==> flow/design.v <==
module debouncer(
    input i_clk,             
    input i_in,       
    output reg o_out  
);
    parameter N = 3;      
    reg [N-1:0] count = 0;    
    reg i_in_reg = 0;     
    reg i_in_stable = 0;  
    always @(posedge i_clk) begin
          if (i_in == i_in_reg) begin
              if (count < {N{1'b1}}) begin
                  count <= count + 1;
              end else begin
                  i_in_stable <= i_in_reg;
              end
          end else begin
              count <= 0;
          end
          i_in_reg <= i_in;
          o_out <= i_in_stable;
    end
endmodule
module ps2(
input i_ps2_clk,
input i_ps2_data,
input i_clk,
input i_spa,
output o_cap,
output [7:0] o_dap
);
wire w_db_ps2_clk;
reg [7:0] r_input_data = 8'd1, r_saved_data = 8'b0;
reg r_ps2_clk_prev = 1'b0;
reg r_reciving = 1'b0;
reg [3:0] r_bit_cnt = 1'b0;
reg r_ready = 1'b0;
reg r_cap = 1'b0;
assign o_dap = r_saved_data; 
assign o_cap = r_cap;
debouncer db(.i_in(i_ps2_clk),.i_clk(i_clk),.o_out(w_db_ps2_clk));
always @(posedge i_clk) begin
  r_ps2_clk_prev <= w_db_ps2_clk;
  if (r_ps2_clk_prev == 1'b1 && w_db_ps2_clk == 1'b0) begin
    if (!r_reciving && !i_ps2_data && r_input_data[7]) begin
      r_reciving <= 1;
      r_bit_cnt <= 0;
    end
    else begin
      r_input_data <= {i_ps2_data,r_input_data[7:1]};
      if (r_bit_cnt == 4'd8 && r_reciving) begin
        r_saved_data <= r_input_data;
        r_ready <= 1'b1;
        r_reciving <= 1'b0;
      end
      else r_bit_cnt <= r_bit_cnt + 1'b1;
    end
  end
  if (r_ready == 1'b0) r_cap <= 1'b0;
  if (r_ready == 1'b1 && i_spa) begin
    r_cap <= 1'b1;
    r_ready <= 1'b0;
  end
end
endmodule
module ps2_mem(
  input i_ps2_data,
  input i_ps2_clk,
  input [31:0] i_addr,
  input i_clk,
  input i_req,
  input i_wren,
  output [7:0] o_out,
  output done
);
  wire [7:0] w_code;
  wire w_ncode;
  reg [7:0] r_control = 8'b0;
  reg r_break = 1'b0;
  reg r_done = 1'b0;
  localparam Break = 8'hf0, W = 8'h1d, A = 8'h1c, S = 8'h1b, D = 8'h23, Space = 8'h29, Esc = 8'h76, Ctrl = 8'h14, Shift = 8'h12;
  assign o_out = r_control;
  assign done = r_done;
  ps2 keyboard(.i_ps2_clk(i_ps2_clk),.i_ps2_data(i_ps2_data),.i_clk(i_clk),.i_spa(1'b1),.o_cap(w_ncode),.o_dap(w_code));
  always @(posedge i_clk) begin
    r_done <= 1'b0;
    if (i_req) begin
      r_done <= 1'b1;
    end
    if (w_ncode) begin
      case(w_code)
        Break: begin
          r_break <= 1'b1;
        end
        W: begin
          if(r_break) begin
            r_control[2] <= 1'b0;
            r_break <= 1'b0;
          end
          else r_control[2] <= 1'b1;
        end
        A: begin
          if(r_break) begin
            r_control[3] <= 1'b0;
            r_break <= 1'b0;
          end
          else r_control[3] <= 1'b1;
        end
        S: begin
          if(r_break) begin
            r_control[4] <= 1'b0;
            r_break <= 1'b0;
          end
          else r_control[4] <= 1'b1;
        end
        D: begin
          if(r_break) begin
            r_control[5] <= 1'b0;
            r_break <= 1'b0;
          end
          else r_control[5] <= 1'b1;
        end
        Space: begin
          if(r_break) begin
            r_control[6] <= 1'b0;
            r_break <= 1'b0;
          end
          else r_control[6] <= 1'b1;
        end
        Esc: begin
          if(r_break) begin
            r_control[7] <= 1'b0;
            r_break <= 1'b0;
          end
          else r_control[7] <= 1'b1;
        end
        Ctrl: begin
          if(r_break) begin
            r_control[0] <= 1'b0;
            r_break <= 1'b0;
          end
          else r_control[0] <= 1'b1;
        end
        Shift: begin
          if(r_break) begin
            r_control[1] <= 1'b0;
            r_break <= 1'b0;
          end
          else r_control[1] <= 1'b1;
        end
      endcase
    end
  end
endmodule
# ---- Tool chain data of ps2_mem
# Tool output for the design above, in the order of the flow.
# Lines are those of the file above, counted from 1.
# Not given: --
dict set report design {
  top {ps2_mem}
  clock_port {i_clk}
  library {sky130hd}
  pvt_corner {tt_025C_1v80}
}

# ---- Word level
# Source: Yosys, flattened and elaborated, memories not mapped. Widths are those after wreduce. Registers that Yosys merges into a memory's read port (data or address) are not register bits. Print and check cells do not count. Equal cells are merged and count once.
dict set report op_classes {
  bitwise 4
  addsub 2
  n_cmp 1
  n_mux 6
  reduce_and_logical 24
  eq_ne 12
}
# op count
set op_table {}
lappend op_table {{8-bit by 5-bit == test with 1-bit output (second input constant)} 5}
lappend op_table {{2-bit AND reduction} 13}
lappend op_table {{8-bit by 6-bit == test with 1-bit output (second input constant)} 2}
lappend op_table {{8-bit by 7-bit == test with 1-bit output (second input constant)} 1}
lappend op_table {{8-bit == test (second input constant)} 1}
lappend op_table {{8-bit OR reduction} 1}
lappend op_table {{1-bit logical AND} 4}
lappend op_table {{1-bit inverter} 4}
lappend op_table {{2-bit nonzero test} 2}
lappend op_table {{4-bit by 1-bit adder with 4-bit output (second input constant)} 1}
lappend op_table {{4-bit == test (second input constant)} 1}
lappend op_table {{4-bit two-way mux} 1}
lappend op_table {{1-bit two-way mux} 4}
lappend op_table {{3-bit by 1-bit adder with 3-bit output (second input constant)} 1}
lappend op_table {{3-bit < comparator (second input constant)} 1}
lappend op_table {{3-bit AND reduction} 1}
lappend op_table {{3-bit OR reduction} 1}
lappend op_table {{1-bit zero test} 2}
lappend op_table {{2-bit by 1-bit != test with 1-bit output (second input constant)} 1}
lappend op_table {{1-bit case mux with 2-bit select} 1}
lappend op_table {{1-bit == test} 1}
dict set report word_totals {
  ff_bits 40
  output_inout_bits 9
  elab_cells 70
  input_bits 37
}

# ---- Longest topological paths
# Depth = most cells in a row (Yosys ltp): at word level without a register or memory, in the mapped netlist without a sequential cell, where the memories' decode and read muxes count.
dict set report logic_depth {
  depth_word 5
  abc_area 0
  mapped_depth 5
  depth_no_buf 5
}

# ---- Netlist
# Yosys stat after the flow's synthesis: flattened, memories mapped to cells. It holds for the ABC_AREA given above (unset counts as 0); a run with the other value may have another netlist.
# cell_type count area_total_um2
set by_type {}
lappend by_type {sky130_fd_sc_hd__edfxtp_1 31 930.893}
lappend by_type {sky130_fd_sc_hd__dfxtp_1 9 180.173}
lappend by_type {sky130_fd_sc_hd__ha_1 3 37.536}
lappend by_type {sky130_fd_sc_hd__nor2_1 10 37.536}
lappend by_type {sky130_fd_sc_hd__nand2b_1 5 31.28}
lappend by_type {sky130_fd_sc_hd__nand2_1 8 30.029}
lappend by_type {sky130_fd_sc_hd__xnor2_1 3 26.275}
lappend by_type {sky130_fd_sc_hd__nor3_1 5 25.024}
lappend by_type {sky130_fd_sc_hd__nand4b_4 1 23.773}
lappend by_type {sky130_fd_sc_hd__inv_1 6 22.522}
lappend by_type {sky130_fd_sc_hd__nor4_1 3 18.768}
lappend by_type {sky130_fd_sc_hd__xor2_1 2 17.517}
lappend by_type {sky130_fd_sc_hd__nor4b_2 1 15.014}
lappend by_type {sky130_fd_sc_hd__and2_1 2 12.512}
lappend by_type {sky130_fd_sc_hd__nor3b_2 1 12.512}
lappend by_type {sky130_fd_sc_hd__a21oi_1 2 10.01}
lappend by_type {sky130_fd_sc_hd__and4b_1 1 10.01}
lappend by_type {sky130_fd_sc_hd__a21o_2 1 8.758}
# Not listed: further types 12, cells in them 12.
dict set report mapped {
  sequential_area_um2 1111.1
  cells 106
  mapped_area_um2 1535.2
  ff_cells 40
}
# By module: a second synthesis without flattening, with its own total; a netlist apart from the flattened one above.
dict set report unflattened {
  hier_cells 113
  hier_area_um2 1601.5
}
# Each row is one instance without its submodules.
# mod area_um2 instances n_cells
set by_module {}
lappend by_module {ps2 845.8 1 47}
lappend by_module {ps2_mem 551.8 1 48}
lappend by_module {debouncer 203.9 1 18}

# ---- Worst setup path after synthesis
# Source: OpenSTA report_checks on the synthesized netlist (no wires, ideal clock, input and output delay 20% of the period each), path of least setup slack; recovery checks are left aside. Register names are those of the netlist, which keeps one name where synthesis merged equal registers.
dict set report synth_path {
  path_type {register -> register}
  start {reg keyboard.r_bit_cnt[0]}
  end {reg keyboard.r_saved_data[0]}
  path_buffers 0
  required_time_ns 1.847
  period_ns 2.23
  driving_pins 5
  path_slack_ns 0.459
  launch_ns 0.000
  path_delay_ns 1.771
  arrival_ns 1.388
  synth_period_reached_ns 1.771
}
# "path_delay_ns" is the arrival time less input delay plus setup time.
# "driving_pins" counts driving pins, that of a launching flip-flop among them; a cell with two outputs on the path counts twice.
# "synth_period_reached_ns" is the clock period less the worst setup slack; recovery checks do not enter. This is arithmetic on one report: input and output delays are still those of the set period (20% each).
# Between the ends stands the longest chain of elaborated cells between them, by number of cells; it is not shown to be the way that was timed. Of several equally long chains one is given.
# Each line given opens the expression or statement behind the cell; cells for indexed reads and writes are added by Yosys, which also makes memories of some case tables.
dict set report synth_between {
  cell_sequence {sky130_fd_sc_hd__edfxtp_1 -> sky130_fd_sc_hd__inv_1 -> sky130_fd_sc_hd__ha_1 -> sky130_fd_sc_hd__nand4b_1 -> sky130_fd_sc_hd__nor3_1}
  elab_chain_cells 3
  cells_between 3
  cone_lines 1
  cone_classes {eq/ne: 1; reduce/logical: 2}
}
# item line
set synth_lines {}
lappend synth_lines {{start, declared} 36} ;# reg [3:0] r_bit_cnt = 1'b0;
lappend synth_lines {{start, assigned} 47} ;# r_bit_cnt <= 0;
lappend synth_lines {{start, assigned} 56} ;# else r_bit_cnt <= r_bit_cnt + 1'b1;
lappend synth_lines {{4-bit == test} 51} ;# if (r_bit_cnt == 4'd8 && r_reciving) begin
lappend synth_lines {{1-bit logical AND} 51}
lappend synth_lines {{3-bit AND reduction} --}
lappend synth_lines {{end, assigned} 52} ;# r_saved_data <= r_input_data;
lappend synth_lines {{end, declared} 33} ;# reg [7:0] r_input_data = 8'd1, r_saved_data = 8'b0;

# ---- Path in the finished layout
# Path of least setup slack in the final report of flow run 1 (OpenROAD, finished layout, wires in). Where an end is a register, its clock arrival counts in the times.
dict set report layout_path {
  path_type {input -> register}
  start {in i_ps2_data}
  end {reg keyboard.r_input_data[2]}
  required_time_ns 1.92
  arrival_ns 1.60
  path_slack_ns 0.32
  path_buffers 2
  period_ns 2.0
  launch_ns 0.40
  driving_pins 4
}
# Between the ends stands the longest chain of elaborated cells between them, by number of cells; it is not shown to be the way that was timed. Of several equally long chains one is given.
dict set report layout_between {
  cell_sequence {sky130_fd_sc_hd__clkdlybuf4s50_1 -> sky130_fd_sc_hd__nor3b_2 -> sky130_fd_sc_hd__buf_4 -> sky130_fd_sc_hd__nor2_1}
  elab_chain_cells 5
  cells_between 5
  cone_lines 1
  cone_classes {logic: 1; reduce/logical: 4}
}
# item line
set layout_lines {}
lappend layout_lines {{start, declared} 67} ;# input i_ps2_data,
lappend layout_lines {{1-bit zero test} 45} ;# if (!r_reciving && !i_ps2_data && r_input_data[7]) begin
lappend layout_lines {{1-bit logical AND (2 in a row)} 45}
lappend layout_lines {{1-bit inverter} --}
lappend layout_lines {{2-bit AND reduction} --}
lappend layout_lines {{end, assigned} 50} ;# r_input_data <= {i_ps2_data,r_input_data[7:1]};
lappend layout_lines {{end, declared} 33} ;# reg [7:0] r_input_data = 8'd1, r_saved_data = 8'b0;

; ps2_mem through Yosys and OpenROAD on sky130hd: 2 stored runs, unordered, with their settings and measured results. The constraints put input and output delay at 20% of the set period each and load the outputs with 0.01 pF.
; By "worst_setup_path_time_ns" is meant the share of the clock period that the worst setup path is allowed (20% is reserved at inputs, 20% at outputs), minus its slack. Clock arrival times at its registers enter into it.

[flow run 1: settings]
period_ns = 2.0
CORE_UTILIZATION = 33
CAP_MARGIN = 20
CORE_MARGIN = 2
SLEW_MARGIN = 20
[flow run 1: results]
yosys_chip_area_um2 = 1535.2
final_util_pct = 41.8
final_setup_tns_ns = 0.000
worst_setup_path_time_ns = 1.28
critical_path_kind = input -> register
dieArea_um2 = 5213.6
cell_area_final_um2 = 1845.5
worst_setup_slack_ns = 0.318

[flow run 2: settings]
period_ns = 1.94
CORE_UTILIZATION = 51
PLACE_DENSITY = 0.72
CELL_PAD_IN_SITES_GLOBAL_PLACEMENT = 0
ABC_AREA = 1
GPL_ROUTABILITY_DRIVEN = 0
CTS_CLUSTER_DIAMETER = 312
CAP_MARGIN = 20
CORE_MARGIN = 2
SLEW_MARGIN = 20
[flow run 2: results]
yosys_chip_area_um2 = 1562.7
final_util_pct = 61.7
final_setup_tns_ns = 0.000
worst_setup_path_time_ns = 1.68
critical_path_kind = register -> register
dieArea_um2 = 3523.0
cell_area_final_um2 = 1836.8
worst_setup_slack_ns = 0.262
