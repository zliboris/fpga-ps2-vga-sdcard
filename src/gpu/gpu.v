==> flow/design.v <==
module gpu (
  input i_CLK,
  input [7:0] i_PixelData,
  output o_HS,
  output o_VS,
  output [31:0] o_RdAddr,
  output [3:0] o_RED,
  output [3:0] o_GREEN,
  output [3:0] o_BLUE
);
  wire w_DISPLAY;
assign o_RED = w_DISPLAY ? {i_PixelData[2:0],1'b1} : 4'b0;
assign o_GREEN = w_DISPLAY ? {i_PixelData[5:3],1'b1} : 4'b0;
assign o_BLUE = w_DISPLAY ? {i_PixelData[7:6],1'b1,1'b0} : 4'b0;
wire [10:0] w_x;
wire [9:0] w_y;
vga_controller vc(.CLK(i_CLK),.X(w_x),.Y(w_y),.HS(o_HS),.VS(o_VS),.DISPLAY(w_DISPLAY));
  integer in_pixel_horizontal_count = 0, vertical_count = 0, horizontal_count = 0;
  reg [31:0] addr = 32'b0;
  assign o_RdAddr = addr;
  always @(posedge i_CLK) begin
    if (w_DISPLAY) begin
      in_pixel_horizontal_count = in_pixel_horizontal_count + 1;
      if (in_pixel_horizontal_count > 4) begin
        in_pixel_horizontal_count = 0;
        addr = addr + 1;
        horizontal_count = horizontal_count + 1;
        if (horizontal_count > 159) begin
          horizontal_count = 0;
          vertical_count = vertical_count + 1;
          if (vertical_count > 5)  vertical_count = 0;
          else addr = addr - 160;
        end
      end
    end
    if(o_VS)begin
      addr <= 32'b0;
      in_pixel_horizontal_count = 0;
      vertical_count = 0;
      horizontal_count = 0;
    end
  end
endmodule
module vga_controller(
  input CLK,
  output [10:0] X,
  output [9:0] Y,
  output HS,
  output VS,
  output DISPLAY
  );
  reg [10:0] x = 11'b0;
  reg [9:0] y = 10'b0;
  assign X = x;
  assign Y = y;
  assign HS = (x > 11'd855 && x < 11'd975) ? 1'b1 : 1'b0;
  assign VS = (y > 10'd636 && y > 10'd642) ? 1'b1 : 1'b0;
  assign DISPLAY = (x < 11'd800 && y < 10'd600) ? 1'b1 : 1'b0;
  always @(posedge CLK) begin
    if(x < 11'd1039) x <= x + 1'b1;
    else if(x == 11'd1039)begin
      x <= 11'b00000000000;
      if(y == 10'd665) y <= 10'b0000000000;
      else y <= y + 1'b1;
    end
  end
endmodule
Step by step through the tools: gpu
Tool output for the design above, in the order of the flow.
Lines are those of the file above, counted from 1.
Cell names lack the library's common part.
A cell with n/a has no value.
- design top: gpu
- clock port: i_CLK
- standard-cell library: sky130hd
- corner: tt_025C_1v80

Word level
Source: Yosys, flattened and elaborated, memories not mapped. Widths are those after wreduce. Registers that Yosys merges into a memory's read port (data or address) are not register bits. Print and check cells do not count. Equal cells are merged and count once.
- noted output and inout bits: 46
- noted register bits: 149
- noted eq/ne operators: 2
- bitwise operators: 1
- reduce/logical cells at 7
- add/sub/neg operators at 7
- mux-type cells at 13
- magnitude comparators at 10
- operators with widths (kind ; count):
    two-way mux 32 bit ; 5
    adder 32 x 2 -> 32 bit with constant B ; 3
    > comparator 32 x 4 -> 1 bit with constant B ; 2
    adder 32 x 1 -> 32 bit with constant B ; 1
    subtractor 32 x 8 -> 32 bit with constant B ; 1
    > comparator 32 x 9 -> 1 bit with constant B ; 1
    < comparator 11 x 10 -> 1 bit with constant B ; 2
    two-way mux 11 bit ; 2
    > comparator 10 bit with constant B ; 2
    two-way mux 4 bit ; 3
    adder 11 x 1 -> 11 bit with constant B ; 1
    > comparator 11 x 10 -> 1 bit with constant B ; 1
    < comparator 11 bit with constant B ; 1
    equality test 11 bit with constant B ; 1
    adder 10 x 1 -> 10 bit with constant B ; 1
    < comparator 10 bit with constant B ; 1
    equality test 10 bit with constant B ; 1
    AND reduction 2 bit ; 2
    logical AND 1 bit ; 3
    AND reduction 3 bit ; 1
    two-way mux 1 bit ; 3
    nonzero test 2 bit ; 1
    NOT 1 bit ; 1

Depth
Depth = most cells in a row (Yosys ltp): at word level without a register or memory, in the mapped netlist without a sequential cell, where the memories' decode and read muxes count.
- noted depth after elaboration: 4
- ABC_AREA at 0
- gate-level depth with buffers at 16
- mapped depth without buffers at 14

Synthesis result
Yosys stat after the flow's synthesis: flattened, memories mapped to cells. It holds for the ABC_AREA given above (unset counts as 0); a run with the other value may have another netlist.
Totals and module areas in this step are rounded.
- cells by type (cell type ; count ; total area (µm²)):
    dfxtp_1 ; 128 ; 2.56E+03
    edfxtp_1 ; 21 ; 630.605
    nor2_1 ; 140 ; 525.504
    xnor2_1 ; 59 ; 516.746
    nand2_1 ; 129 ; 484.214
    a21oi_1 ; 87 ; 435.418
    o21ai_0 ; 87 ; 435.418
    nand3_1 ; 73 ; 365.35
    nor3_1 ; 63 ; 315.302
    mux2i_1 ; 29 ; 290.278
    nand4_1 ; 44 ; 275.264
    and3_1 ; 37 ; 231.472
    clkbuf_1 ; 59 ; 221.462
    buf_2 ; 42 ; 210.202
    xor2_1 ; 24 ; 210.202
    a31oi_1 ; 31 ; 193.936
    or3_1 ; 31 ; 193.936
    and4_1 ; 22 ; 192.685
Not listed: further types 68, cells in them 342.
- cell count at 1448
- buffer cells: 114
- mapped flip-flops: 149
- synthesis area: 10900 µm²
The figures by module come from a second, unflattened synthesis with its own total; it is not the netlist above.
- cell total of the unflattened synthesis: 1417
- area total of the unflattened synthesis at 10700 µm²
Each row is one instance without its submodules.
- modules (module ; area (µm²) ; times used ; cells):
    gpu ; 9430 ; 1 ; 1299
    vga_controller ; 1230 ; 1 ; 118

Path before layout
OpenSTA on the mapped netlist: ideal clock, no wires. The path of least setup slack (recovery checks aside). Input and output delay are each 20% of the period. Register names are those of the netlist, which keeps one name where synthesis merged equal registers.
- kind: reg2reg
- from: reg addr[0]
- to: reg addr[29]
- noted required time: 3361 ps
- noted data arrival time: 3431 ps
- noted delay of the path: 3550 ps
- stages on the path at 17
- setup slack at -70 ps
- time at the first pin: 0 ps
- period at 3480 ps
- buffers on the path at 2
- noted synthesis period reached: 3550 ps
"delay of the path" = arrival - input delay + setup time.
"stages on the path" counts driving pins, that of a launching flip-flop among them; a cell with two outputs on the path counts twice.
"synthesis period reached" is the clock period less the worst setup slack; recovery checks do not enter. This is arithmetic on one report: input and output delays are still those of the set period (20% each).
Between the ends stands the longest chain of elaborated cells between them, by number of cells; it is not shown to be the way that was timed. Of several equally long chains one is given.
Each line given opens the expression or statement behind the cell; cells for indexed reads and writes are added by Yosys, which also makes memories of some case tables.
A register here has more assigning lines than the two given.
- path through: dfxtp_1 > ha_1 > and4_1 > clkbuf_1 > nand2_1 > xor2_1 > ha_1 > inv_1 > a211o_1 > a22o_1 > or3b_2 > clkbuf_1 > nor2_1 > nand2b_1 > o311ai_1 > o311ai_1 > o21bai_1
- cells in the longest elaborated chain: 4
- elaborated cells on any way between the ends: 4
- classes of those cells: add/sub (2); mux (2)
- ends and longest elaborated chain, post-synthesis (item ; line ; source):
    start, declared ; 19 ; reg [31:0] addr = 32'b0;
    start, assigned ; 26 ; addr = addr + 1;
    start, assigned ; 32 ; else addr = addr - 160;
    adder 32 x 1 -> 32 bit ; 26 ;
    subtractor 32 x 8 -> 32 bit ; 32 ;
    two-way mux 32 bit ; 31 ; if (vertical_count > 5)  vertical_count = 0;
    two-way mux 32 bit ; 28 ; if (horizontal_count > 159) begin
    end, assigned ; 26 ;
    end, assigned ; 32 ;
    end, declared ; 19 ;

Path in the finished layout
Path of least setup slack in the final report of run 1 (OpenROAD, finished layout, wires in). Where an end is a register, its clock arrival counts in the times.
The path's times are printed in steps of 10 ps; the period is the one set.
- kind: reg2reg
- from: reg in_pixel_horizontal_count[16]
- to: reg in_pixel_horizontal_count[13]
- noted data arrival time: 4920 ps
- buffers on the path at 1
- setup slack at 1230 ps
- time at the first pin: 440 ps
- noted required time: 6160 ps
- stages on the path at 12
- period at 5850 ps
Between the ends stands the longest chain of elaborated cells between them, by number of cells; it is not shown to be the way that was timed. Of several equally long chains one is given.
A register here has more assigning lines than the two given.
- path through: dfxtp_1 > and4_1 > nand4_1 > or4_1 > or3_1 > xor2_1 > o41a_1 > buf_4 > nand2b_1 > inv_1 > a22oi_1 > nor2_1
- cells in the longest elaborated chain: 3
- elaborated cells on any way between the ends: 3
- classes of those cells: add/sub (1); compare (1); mux (1)
- ends and longest elaborated chain, post-layout (item ; line ; source):
    start, declared ; 18 ; integer in_pixel_horizontal_count = 0, vertical_count = 0, horizontal_count = 0;
    start, assigned ; 23 ; in_pixel_horizontal_count = in_pixel_horizontal_count + 1;
    start, assigned ; 25 ; in_pixel_horizontal_count = 0;
    adder 32 x 2 -> 32 bit ; 23 ;
    > comparator 32 x 4 -> 1 bit ; 24 ; if (in_pixel_horizontal_count > 4) begin
    two-way mux 32 bit ; 24 ;
    end, assigned ; 23 ;
    end, assigned ; 25 ;
    end, declared ; 18 ;

Subject: flow runs of gpu

Hi,

Top module gpu; platform sky130hd; tools Yosys and OpenROAD; 2 stored runs in no particular order. Input and output delays are each 20% of the period that was set; the output load is 0.01 pF.
"achieved clock period": clock period set for the run, less the worst setup slack. It is reckoned from that one timing run; input and output delays stay at 20% of the period that was set.
"critical setup path time" means the part of the period allowed to the worst setup path (the constraints hold back 20% at inputs and 20% at outputs) less its slack; where the path has registers, the arrival times of their clocks count too.
"total design power" is the tool's figure for a default switching activity; nothing was simulated.
"critical setup path time" is given in steps of 10 ps.
The results are shown rounded.

Run 1
Settings were period_ns = 5.85; CORE_UTILIZATION = 27; SETUP_SLACK_MARGIN = 0.14; PLACE_DENSITY = 0.8; HOLD_SLACK_MARGIN = -0.08; CORE_MARGIN = 6; CTS_CLUSTER_DIAMETER = 167; SLEW_MARGIN = 15; MAX_ROUTING_LAYER = met5; CAP_MARGIN = 20
- noted the post-layout utilization: 0.312
- setup slack of the worst path: 1230 ps
- achieved clock period: 4616 ps
- noted the standard-cell area after routing: 12200 µm²
- noted the overall die area: 45200 µm²
- area of the synthesized netlist at 10900 µm²
- noted the critical setup path time: 4620 ps
- class of the worst setup path: reg2reg
- total design power at 2120 µW
- setup total negative slack at 0 ps
- worst hold slack in the final report: 481 ps

Run 2
Settings were period_ns = 3.63; CAP_MARGIN = 20; CORE_MARGIN = 2; CORE_UTILIZATION = 40; SLEW_MARGIN = 20
- noted the post-layout utilization: 0.496
- setup slack of the worst path: 113 ps
- achieved clock period: 3517 ps
- noted the standard-cell area after routing: 13300 µm²
- noted the overall die area: 28500 µm²
- area of the synthesized netlist at 10900 µm²
- noted the critical setup path time: 3520 ps
- class of the worst setup path: reg2reg
- total design power at 3370 µW
- setup total negative slack at 0 ps
- worst hold slack in the final report: 464 ps

Regards
